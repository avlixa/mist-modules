==> flow/design.v <==
module arcade_inputs(
	input         clk,
	input         key_strobe,
	input         key_pressed,
	input   [7:0] key_code,
	input  [19:0] joystick_0,
	input  [19:0] joystick_1,
	input  [19:0] joystick_2,
	input  [19:0] joystick_3,
	input         rotate,
	input   [1:0] orientation,
	input         joyswap,
	input         oneplayer,
	output  [8:0] controls,
	output [19:0] player1,
	output [19:0] player2,
	output [19:0] player3,
	output [19:0] player4
);
parameter COIN1 = 0;
parameter COIN2 = 0;
parameter START1 = 0;
parameter START2 = 0;
parameter START3 = 0;
parameter START4 = 0;
assign controls = { btn_tilt,
                    btn_coin | btn_coin4_mame, btn_coin | btn_coin3_mame, btn_coin | btn_coin2_mame | joy_coin2, btn_coin | btn_coin1_mame | joy_coin1,
                    btn_four_players | btn_start4_mame | joy_start4, btn_three_players | btn_start3_mame | joy_start3, btn_two_players | btn_start2_mame | joy_start2, btn_one_player | btn_start1_mame | joy_start1 };
wire [19:0] joy0 = joyswap ? joystick_1 : joystick_0;
wire [19:0] joy1 = joyswap ? joystick_0 : joystick_1;
wire [19:0] joy2 = joystick_2;
wire [19:0] joy3 = joystick_3;
wire joy_coin1 =  (COIN1  == 0) ? 1'b0 : (joy0[COIN1]  | joy1[COIN1]  | joy2[COIN1]  | joy3[COIN1]);
wire joy_coin2 =  (COIN2  == 0) ? 1'b0 : (joy0[COIN2]  | joy1[COIN2]  | joy2[COIN2]  | joy3[COIN2]);
wire joy_start1 = (START1 == 0) ? 1'b0 : (joy0[START1] | joy1[START1] | joy2[START1] | joy3[START1]);
wire joy_start2 = (START2 == 0) ? 1'b0 : (joy0[START2] | joy1[START2] | joy2[START2] | joy3[START2]);
wire joy_start3 = (START3 == 0) ? 1'b0 : (joy0[START3] | joy1[START3] | joy2[START3] | joy3[START3]);
wire joy_start4 = (START4 == 0) ? 1'b0 : (joy0[START4] | joy1[START4] | joy2[START4] | joy3[START4]);
wire [19:0] p1;
wire [19:0] p2;
wire [19:0] p3;
wire [19:0] p4;
assign p1[15:4] = joy0[15:4] | { 4'h0, btn_fireH,  btn_fireG,  btn_fireF,  btn_fireE,  btn_fireD,  btn_fireC,  btn_fireB,  btn_fireA };
assign p2[15:4] = joy1[15:4] | { 4'h0, btn_fire2H, btn_fire2G, btn_fire2F, btn_fire2E, btn_fire2D, btn_fire2C, btn_fire2B, btn_fire2A };
assign p3[15:4] = joy2[15:4];
assign p4[15:4] = joy3[15:4];
control_rotator l1(joy0[3:0], {btn_up,  btn_down,  btn_left,  btn_right }, rotate, orientation, p1[3:0]);
control_rotator l2(joy1[3:0], {btn_up2, btn_down2, btn_left2, btn_right2}, rotate, orientation, p2[3:0]);
control_rotator l3(joy2[3:0], 4'd0, rotate, orientation, p3[3:0]);
control_rotator l4(joy3[3:0], 4'd0, rotate, orientation, p4[3:0]);
control_rotator r1(joy0[19:16], 4'd0, rotate, orientation, p1[19:16]);
control_rotator r2(joy1[19:16], 4'd0, rotate, orientation, p2[19:16]);
control_rotator r3(joy2[19:16], 4'd0, rotate, orientation, p3[19:16]);
control_rotator r4(joy3[19:16], 4'd0, rotate, orientation, p4[19:16]);
assign player1 = oneplayer ? p1 | p2 : p1;
assign player2 = oneplayer ? p1 | p2 : p2;
assign player3 = p3;
assign player4 = p4;
reg btn_tilt = 0;
reg btn_one_player = 0;
reg btn_two_players = 0;
reg btn_three_players = 0;
reg btn_four_players = 0;
reg btn_left = 0;
reg btn_right = 0;
reg btn_down = 0;
reg btn_up = 0;
reg btn_fireA = 0;
reg btn_fireB = 0;
reg btn_fireC = 0;
reg btn_fireD = 0;
reg btn_fireE = 0;
reg btn_fireF = 0;
reg btn_fireG = 0;
reg btn_fireH = 0;
reg btn_coin  = 0;
reg btn_start1_mame = 0;
reg btn_start2_mame = 0;
reg btn_start3_mame = 0;
reg btn_start4_mame = 0;
reg btn_coin1_mame = 0;
reg btn_coin2_mame = 0;
reg btn_coin3_mame = 0;
reg btn_coin4_mame = 0;
reg btn_up2 = 0;
reg btn_down2 = 0;
reg btn_left2 = 0;
reg btn_right2 = 0;
reg btn_fire2A = 0;
reg btn_fire2B = 0;
reg btn_fire2C = 0;
reg btn_fire2D = 0;
reg btn_fire2E = 0;
reg btn_fire2F = 0;
reg btn_fire2G = 0;
reg btn_fire2H = 0;
always @(posedge clk) begin
	if(key_strobe) begin
		case(key_code)
			'h75: btn_up            <= key_pressed;  
			'h72: btn_down          <= key_pressed;  
			'h6B: btn_left          <= key_pressed;  
			'h74: btn_right         <= key_pressed;  
			'h76: btn_coin          <= key_pressed;  
			'h05: btn_one_player    <= key_pressed;  
			'h06: btn_two_players   <= key_pressed;  
			'h04: btn_three_players <= key_pressed;  
			'h0C: btn_four_players  <= key_pressed;  
			'h14: btn_fireA         <= key_pressed;  
			'h11: btn_fireB         <= key_pressed;  
			'h29: btn_fireC         <= key_pressed;  
			'h12: btn_fireD         <= key_pressed;  
			'h1A: btn_fireE         <= key_pressed;  
			'h22: btn_fireF         <= key_pressed;  
			'h21: btn_fireG         <= key_pressed;  
			'h2A: btn_fireH         <= key_pressed;  
			'h66: btn_tilt          <= key_pressed;  
			'h16: btn_start1_mame   <= key_pressed;  
			'h1E: btn_start2_mame   <= key_pressed;  
			'h26: btn_start3_mame   <= key_pressed;  
			'h25: btn_start4_mame   <= key_pressed;  
			'h2E: btn_coin1_mame    <= key_pressed;  
			'h36: btn_coin2_mame    <= key_pressed;  
			'h3D: btn_coin3_mame    <= key_pressed;  
			'h3E: btn_coin4_mame    <= key_pressed;  
			'h2D: btn_up2           <= key_pressed;  
			'h2B: btn_down2         <= key_pressed;  
			'h23: btn_left2         <= key_pressed;  
			'h34: btn_right2        <= key_pressed;  
			'h1C: btn_fire2A        <= key_pressed;  
			'h1B: btn_fire2B        <= key_pressed;  
			'h15: btn_fire2C        <= key_pressed;  
			'h1D: btn_fire2D        <= key_pressed;  
			'h43: btn_fire2E        <= key_pressed;  
			'h42: btn_fire2F        <= key_pressed;  
			'h3B: btn_fire2G        <= key_pressed;  
			'h4B: btn_fire2H        <= key_pressed;  
		endcase
	end
end
endmodule
module control_rotator (
	input  [3:0] joystick,  
	input  [3:0] keyboard,
	input        rotate,
	input  [1:0] orientation,
	output [3:0] out
);
assign out = { m_up, m_down, m_left, m_right };
wire m_up     = ~(orientation[0] ^ rotate) ? keyboard[3] | joystick[3] : ((orientation[1] ^ orientation[0]) ? keyboard[0] | joystick[0] : keyboard[1] | joystick[1]);
wire m_down   = ~(orientation[0] ^ rotate) ? keyboard[2] | joystick[2] : ((orientation[1] ^ orientation[0]) ? keyboard[1] | joystick[1] : keyboard[0] | joystick[0]);
wire m_left   = ~(orientation[0] ^ rotate) ? keyboard[1] | joystick[1] : ((orientation[1] ^ orientation[0]) ? keyboard[3] | joystick[3] : keyboard[2] | joystick[2]);
wire m_right  = ~(orientation[0] ^ rotate) ? keyboard[0] | joystick[0] : ((orientation[1] ^ orientation[0]) ? keyboard[2] | joystick[2] : keyboard[3] | joystick[3]);
endmodule
module input_toggle(
	input clk,
	input reset,
	input btn,
	output reg state
);
reg btn_old;
always @(posedge clk) begin
	btn_old <= btn;
	if (reset) state <= 0;
	else if (~btn_old & btn) state <= ~state;
end
endmodule
### From RTL to reports: arcade_inputs

Tool output for the design above, in the order of the flow.
Lines are those of the file above, counted from 1.
Cell names lack the library's common part.
The mark - stands for no value.

* top: arcade_inputs
* clock input: clk
* library: sky130hd
* library corner: tt_025C_1v80

### After elaboration

Source: Yosys, flattened and elaborated, memories not mapped. Widths are those after wreduce. Registers that Yosys merges into a memory's read port (data or address) are not register bits. Print and check cells do not count. Equal cells are merged and count once.

* equality and inequality tests: 38
* mux-type cells: 68
* reduce/logical cells: 38
* bitwise gates (word level): 21

Operator list (count)
* 8-bit by 6-bit equality test with 1-bit output with constant B: 15
* 8-bit by 5-bit equality test with 1-bit output with constant B: 10
* 20-bit two-way mux: 4
* 2-bit AND reduction: 38
* 8-bit by 7-bit equality test with 1-bit output with constant B: 9
* 1-bit two-way mux: 64
* 12-bit by 8-bit bitwise OR with 12-bit output: 2
* 8-bit by 3-bit equality test with 1-bit output with constant B: 3
* 20-bit bitwise OR: 1
* 1-bit bitwise OR: 16
* 8-bit by 4-bit equality test with 1-bit output with constant B: 1
* 1-bit bitwise XOR: 2

* elaborated cells: 203
* bits in registers: 38

### Logic depth

Depth = most cells in a row (Yosys ltp): at word level without a register or memory, in the mapped netlist without a sequential cell, where the memories' decode and read muxes count.

* word-level depth: 6
* ABC_AREA: 0
* depth in mapped cells: 6
* mapped depth without buffers: 4

### Synthesis result

The flow's flattened synthesis, as Yosys stat reports it; memories are mapped. The netlist is that of the ABC_AREA named above (0 if unset); the other value can give another one.

* mapped flip-flops: 38
* mapped cells: 419
* sequential part of the area: 1141.1 µm²
* synthesis area: 3522.1 µm²

Cells by type (count)
* edfxtp_1: 38
* buf_4: 42
* mux2_2: 27
* nor2_1: 71
* nand2_1: 49
* o32ai_1: 16
* a211oi_1: 17
* nand2b_1: 19
* a31oi_1: 17
* nor2b_1: 16
* mux2i_1: 8
* buf_2: 14
* a21o_1: 8
* or2_2: 8
* nor4_1: 7
* a21oi_1: 8
* nand3_1: 8
* nor3_1: 8

Not listed: further types 18, cells in them 38.
By module: a second synthesis without flattening, with its own total; a netlist apart from the flattened one above.

* cell total of the unflattened synthesis: 496
* area (unflattened synthesis): 4337.9 µm²

Each row is one instance without its submodules.

By module
* arcade_inputs: instances 1, cells 256, area 2686.3 µm², sequential area 1141.1 µm²
* control_rotator: instances 8, cells 30, area 206.4 µm², sequential area 0.0 µm²

### Timing after synthesis

OpenSTA on the mapped netlist: ideal clock, no wires. The path of least setup slack (recovery checks aside). Input and output delay are each 20% of the period. Register names are those of the netlist, which keeps one name where synthesis merged equal registers.

* kind: input port to output port
* from: input joyswap
* to: output player1[3]
* stages: 5
* clock period: 2330 ps
* delay of the path: 1041 ps
* time at the first pin: 466 ps
* path slack: 357 ps
* buffers on the path: 1
* data required time: 1864 ps
* arrival: 1507 ps
* synthesis period reached: 1973 ps

"delay of the path" = arrival - input delay + setup time.
A path that ends at an output port has no setup time.
"stages": output pins that drive a net of the path, with the launching flip-flop's if there is one; two outputs of one cell count as two.
"synthesis period reached" is the clock period less the worst setup slack; recovery checks do not enter. This is arithmetic on one report: input and output delays are still those of the set period (20% each).
The rows between start and end are the longest chain of elaborated cells between them; the timing report does not say that the signal goes this way. Where chains are equally long, one stands for them.
A line is the first line of the expression or statement that the cell stems from. Yosys adds cells for indexed reads and writes and turns some case tables into memories.

* path through: buf_6 > mux2_4 > nor3_2 > a211oi_1 > or3_1
* length of the longest elaborated chain: 6

RTL lines, path after synthesis
* start, declared: RTL line 12 `input joyswap,`
* 20-bit two-way mux: RTL line 29 `wire [19:0] joy0 = joyswap ? joystick_1 : joystick_0;`
* 1-bit bitwise OR: RTL line 150 `wire m_up     = ~(orientation[0] ^ rotate) ? keyboard[3] | joystick[3] : ((orientation[1] ^ orientation[0]) ? ...`
* 1-bit two-way mux (2 in a row): RTL line 150
* 20-bit bitwise OR: RTL line 55 `assign player1 = oneplayer ? p1 | p2 : p1;`
* 20-bit two-way mux: RTL line 55
* end, declared: RTL line 15 `output [19:0] player1,`

Subject: flow runs of arcade_inputs

Hi,

Record of 2 stored runs of the RTL-to-layout flow on arcade_inputs, platform sky130hd. The runs are unordered. Constraints: input delay and output delay 20% of the set period each, output load 0.01 pF.

### Run 1

==> flow/run.sh <==
#!/bin/bash
# the make line also repeats the synthesis and layout settings of config.mk as NAME=value (left out here)
make -C /OpenROAD-flow-scripts/flow DESIGN_CONFIG=/design/flow/config.mk WORK_HOME=/design/flow/orfs CLKGATE_MAP_FILE= finish
==> flow/config.mk <==
export PLATFORM = sky130hd
export DESIGN_NAME = arcade_inputs
export DESIGN_NICKNAME = arcade_inputs
export VERILOG_FILES = /design/flow/design.v
export SDC_FILE = /design/flow/constraint.sdc
export NUM_CORES = 4
export LEC_CHECK = 0
export ABC_AREA = 0
export CAP_MARGIN = 25
export CELL_PAD_IN_SITES_DETAIL_PLACEMENT = 2
export CORE_MARGIN = 2
export CORE_UTILIZATION = 55
export CTS_CLUSTER_SIZE = 28
export GPL_TIMING_DRIVEN = 0
export HOLD_SLACK_MARGIN = 0.15
export PLACE_DENSITY_LB_ADDON = 0.24
export SETUP_SLACK_MARGIN = 0.24
export SLEW_MARGIN = 20
==> flow/constraint.sdc <==
create_clock -name core_clock -period 2.43 [get_ports {clk}]
set_input_delay 0.4860 -clock core_clock [delete_from_list [all_inputs] [get_ports {clk}]]
set_output_delay 0.4860 -clock core_clock [all_outputs]
set_load 0.01 [all_outputs]

Outcome of run 1: not finished: placement ended with error DPL-0033

### Run 2

==> flow/run.sh <==
#!/bin/bash
# the make line also repeats the synthesis and layout settings of config.mk as NAME=value (left out here)
make -C /OpenROAD-flow-scripts/flow DESIGN_CONFIG=/design/flow/config.mk WORK_HOME=/design/flow/orfs CLKGATE_MAP_FILE= finish
==> flow/config.mk <==
export PLATFORM = sky130hd
export DESIGN_NAME = arcade_inputs
export DESIGN_NICKNAME = arcade_inputs
export VERILOG_FILES = /design/flow/design.v
export SDC_FILE = /design/flow/constraint.sdc
export NUM_CORES = 4
export LEC_CHECK = 0
export ABC_AREA = 1
export CAP_MARGIN = 20
export CORE_MARGIN = 8
export CORE_UTILIZATION = 55
export CTS_CLUSTER_SIZE = 88
export MAX_ROUTING_LAYER = met5
export PLACE_DENSITY_LB_ADDON = 0.09
export SLEW_MARGIN = 15
==> flow/constraint.sdc <==
create_clock -name core_clock -period 1.21 [get_ports {clk}]
set_input_delay 0.2420 -clock core_clock [delete_from_list [all_inputs] [get_ports {clk}]]
set_output_delay 0.2420 -clock core_clock [all_outputs]
set_load 0.01 [all_outputs]

Outcome of run 2: not finished: routing ended with error DPL-0038

Regards
